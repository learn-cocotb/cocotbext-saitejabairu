==> flow/design.v <==
module gpib_dut (
   input wire clk,
    input wire rst_n,
    input wire [7:0] data_in,  
    input wire send_data,  
    output reg [7:0] data_out,  
    output reg NRFD,  
    output reg NDAC,  
    output reg DAV,  
    output reg ATN  
);
typedef enum logic [1:0] {
    IDLE = 2'b00,
    ACTIVE = 2'b01,
    WAIT = 2'b10
} state_t;
state_t state, next_state;
always_ff @(posedge clk or negedge rst_n) begin
    if (!rst_n) begin
        state <= IDLE;
        data_out <= 8'b0;
        NRFD <= 1;
        NDAC <= 1;
        DAV <= 0;
        ATN <= 0;
    end else begin
        state <= next_state;
        case (next_state)
            IDLE: begin
                data_out <= 8'b0;
                NRFD <= 1;
                NDAC <= 1;
                DAV <= 0;
                ATN <= 0;
            end
            ACTIVE: begin
                data_out <= data_in;
                NRFD <= 0;
                NDAC <= 0;
                DAV <= 1;
                ATN <= 0;
            end
            WAIT: begin
                NRFD <= 1;
                NDAC <= 1;
                DAV <= 0;
                ATN <= 0;
            end
        endcase
    end
end
always_comb begin
    next_state = state;
    case (state)
        IDLE: begin
            if (send_data) begin
                next_state = ACTIVE;
            end
        end
        ACTIVE: begin
            next_state = WAIT;
        end
        WAIT: begin
            next_state = IDLE;
        end
    endcase
end
endmodule
== Step by step through the tools: gpib_dut ==
The steps from the RTL of gpib_dut to its reports follow in flow order.
Line numbers count from 1 in the design file above.
Operators carry their Yosys type and port widths (W data, S select, Z words).
Library cell names are shortened.
Not given: -
Inputs
  top module: gpib_dut
  clock: clk
  cell library: sky130hd
  corner: tt_025C_1v80

== Elaborated design ==
Source: Yosys, flattened and elaborated, memories not mapped. Widths are those after wreduce. Registers that Yosys merges into a memory's read port (data or address) are not register bits. Print and check cells do not count. Equal cells are merged and count once.
Storage and ports
  register bits after elaboration: 12
  input bits: 11
  output and inout port bits: 12
  elaborated cells: 18
Cells by class
  equal/unequal tests: 4
  multiplexer cells: 5
  reduce/logical cells: 5
Operators with widths (number)
  $pmux W8 S2: 1
  $pmux W2 S3: 1
  $eq A2 B1 Y1 const B: 2
  $eq A2 B2 Y1 const B: 2
  $logic_not A2 Y1: 2
  $reduce_bool A2 Y1: 2
  $pmux W1 S2: 2
  $reduce_or A2 Y1: 1
  $mux W2: 1

== Logic depth ==
Longest topological path by Yosys (ltp), each cell counted once; first at word level (registers and memories cut), then after technology mapping (sequential cells cut; the memories' decode and read muxes count).
Depth
  depth in word-level cells: 5
  ABC_AREA: 0
  mapped depth: 4
  depth with buffers taken out: 2

== Mapped cells and area ==
Yosys stat after the flow's synthesis: flattened, memories mapped to cells. It holds for the ABC_AREA given above (unset counts as 0); a run with the other value may have another netlist.
Totals and module areas in this step are rounded.
Mapped netlist
  cells in the netlist: 51
  chip area (Yosys): 0.00053 mm^2
  sequential part of the area: 0.00033 mm^2
  mapped flip-flops: 13
  buffers: 6
Cells by type
  dfrtp_1: number 11, area in all 275.264 um^2
  dfstp_2: number 2, area in all 52.55 um^2
  nand3_1: number 8, area in all 40.038 um^2
  o21ai_0: number 8, area in all 40.038 um^2
  nand2_1: number 10, area in all 37.536 um^2
  buf_4: number 3, area in all 22.522 um^2
  buf_6: number 2, area in all 22.522 um^2
  a21boi_2: number 1, area in all 11.261 um^2
  and2_4: number 1, area in all 8.758 um^2
  a21o_1: number 1, area in all 7.507 um^2
  inv_1: number 2, area in all 7.507 um^2
  buf_2: number 1, area in all 5.005 um^2
  conb_1: number 1, area in all 3.754 um^2

== Path before layout ==
Path of least setup slack by OpenSTA after synthesis, without wires, with an ideal clock, recovery checks aside; 20% of the period is set as input and as output delay. Where synthesis merged equal registers, the netlist keeps one of their names.
Path post-synthesis
  path type: register to register
  from: reg state
  to: reg DAV
  period: 1.06 ns
  library setup time: 0.073 ns
  time at the first pin: 0.000 ns
  arrival: 0.893 ns
  required time: 0.987 ns
  setup slack: 0.095 ns
  path delay: 0.966 ns
  driving pins on the path: 4
  path buffers: 1
  synthesis period reached: 0.965 ns
"path delay" = arrival - input delay + setup time.
"driving pins on the path": output pins that drive a net of the path, with the launching flip-flop's if there is one; two outputs of one cell count as two.
"synthesis period reached" = period - worst setup slack (recovery checks aside). The figure is calculated, with input and output delays left at 20% of the set period.
Where an end lacks its bit number, it is one bit of the signal, or one of the new flip-flops if synthesis recoded a state register.
A register here has more assigning lines than the two given.
Between the ends, post-synthesis
  cell sequence: dfstp_2 buf_4 and2_4 a21boi_2
RTL lines, path post-synthesis
  from (decl): RTL line 17  | state_t state, next_state;
  from (assign): RTL line 20  | state <= IDLE;
  from (assign): RTL line 27  | state <= next_state;
  to (assign): RTL line 24  | DAV <= 0;
  to (assign): RTL line 33  | DAV <= 0;
  to (decl): RTL line 9  | output reg DAV,
Chain of elaborated cells between the ends: none given.
Nets of the timed path that keep an RTL name, with a line that drives or declares them; the list need not be complete.
Named nets, post-synthesis
  next_state[0]: RTL line 54  | case (state)

== Path in the finished layout ==
From the final timing report of record 1: the path of least setup slack in the routed layout; clock arrival at registers is part of the times.
Path after layout
  path type: register to output
  from: reg NDAC
  to: out NDAC
  period: 0.836 ns
  external output delay: 0.17 ns
  time at the first pin: 0.26 ns
  arrival: 0.95 ns
  required time: 0.67 ns
  setup slack: -0.28 ns
  driving pins on the path: 2
  path buffers: 1
A register here has more assigning lines than the two given.
Between the ends, after layout
  cell sequence: dfstp_2 buf_6
  length of the longest elaborated chain: 0
  elaborated cells on any way between the ends: 0
  RTL lines with such cells: 0
RTL lines, path after layout
  from (decl): RTL line 8  | output reg NDAC,
  from (assign): RTL line 23  | NDAC <= 1;
  from (assign): RTL line 32  | NDAC <= 1;
  to (decl): RTL line 8

==> runs of gpib_dut <==
2 stored runs of gpib_dut in the flow (synthesis by Yosys, layout by OpenROAD, sky130hd cells), in arbitrary order. Constraints: input delay and output delay 20% of the set period each, output load 0.01 pF.
By "period reached" is meant the clock period of the run minus its worst setup slack. This is arithmetic on one report: input and output delays are still those of the set period (20% each).
"total power of the final layout": no workload was simulated; the value follows from the tool's default switching activity.
Values from the reports are rounded here.

==> record 1: settings <==
{ "period_ns": 0.836, "CORE_UTILIZATION": 51, "SETUP_SLACK_MARGIN": -0.06, "PLACE_DENSITY_LB_ADDON": 0.08, "HOLD_SLACK_MARGIN": 0.17, "TNS_END_PERCENT": 95, "ABC_AREA": 0, "CAP_MARGIN": 30, "CORE_MARGIN": 2, "SLEW_MARGIN": 20 }
==> record 1: results <==
area of the synthesized netlist: 0.00053 mm^2
total negative slack on setup checks: -3.8 ns
period reached: 1.115 ns
total power of the final layout: 1000 uW
die size: 0.0013 mm^2
lowest setup slack: -0.28 ns
standard-cell area of the final layout: 0.00088 mm^2

==> record 2: settings <==
{ "period_ns": 1.06, "CORE_UTILIZATION": 45, "CAP_MARGIN": 20, "CORE_MARGIN": 2, "SLEW_MARGIN": 20 }
==> record 2: results <==
area of the synthesized netlist: 0.00053 mm^2
total negative slack on setup checks: -0.18 ns
period reached: 1.151 ns
total power of the final layout: 850 uW
die size: 0.0015 mm^2
lowest setup slack: -0.091 ns
standard-cell area of the final layout: 0.00078 mm^2
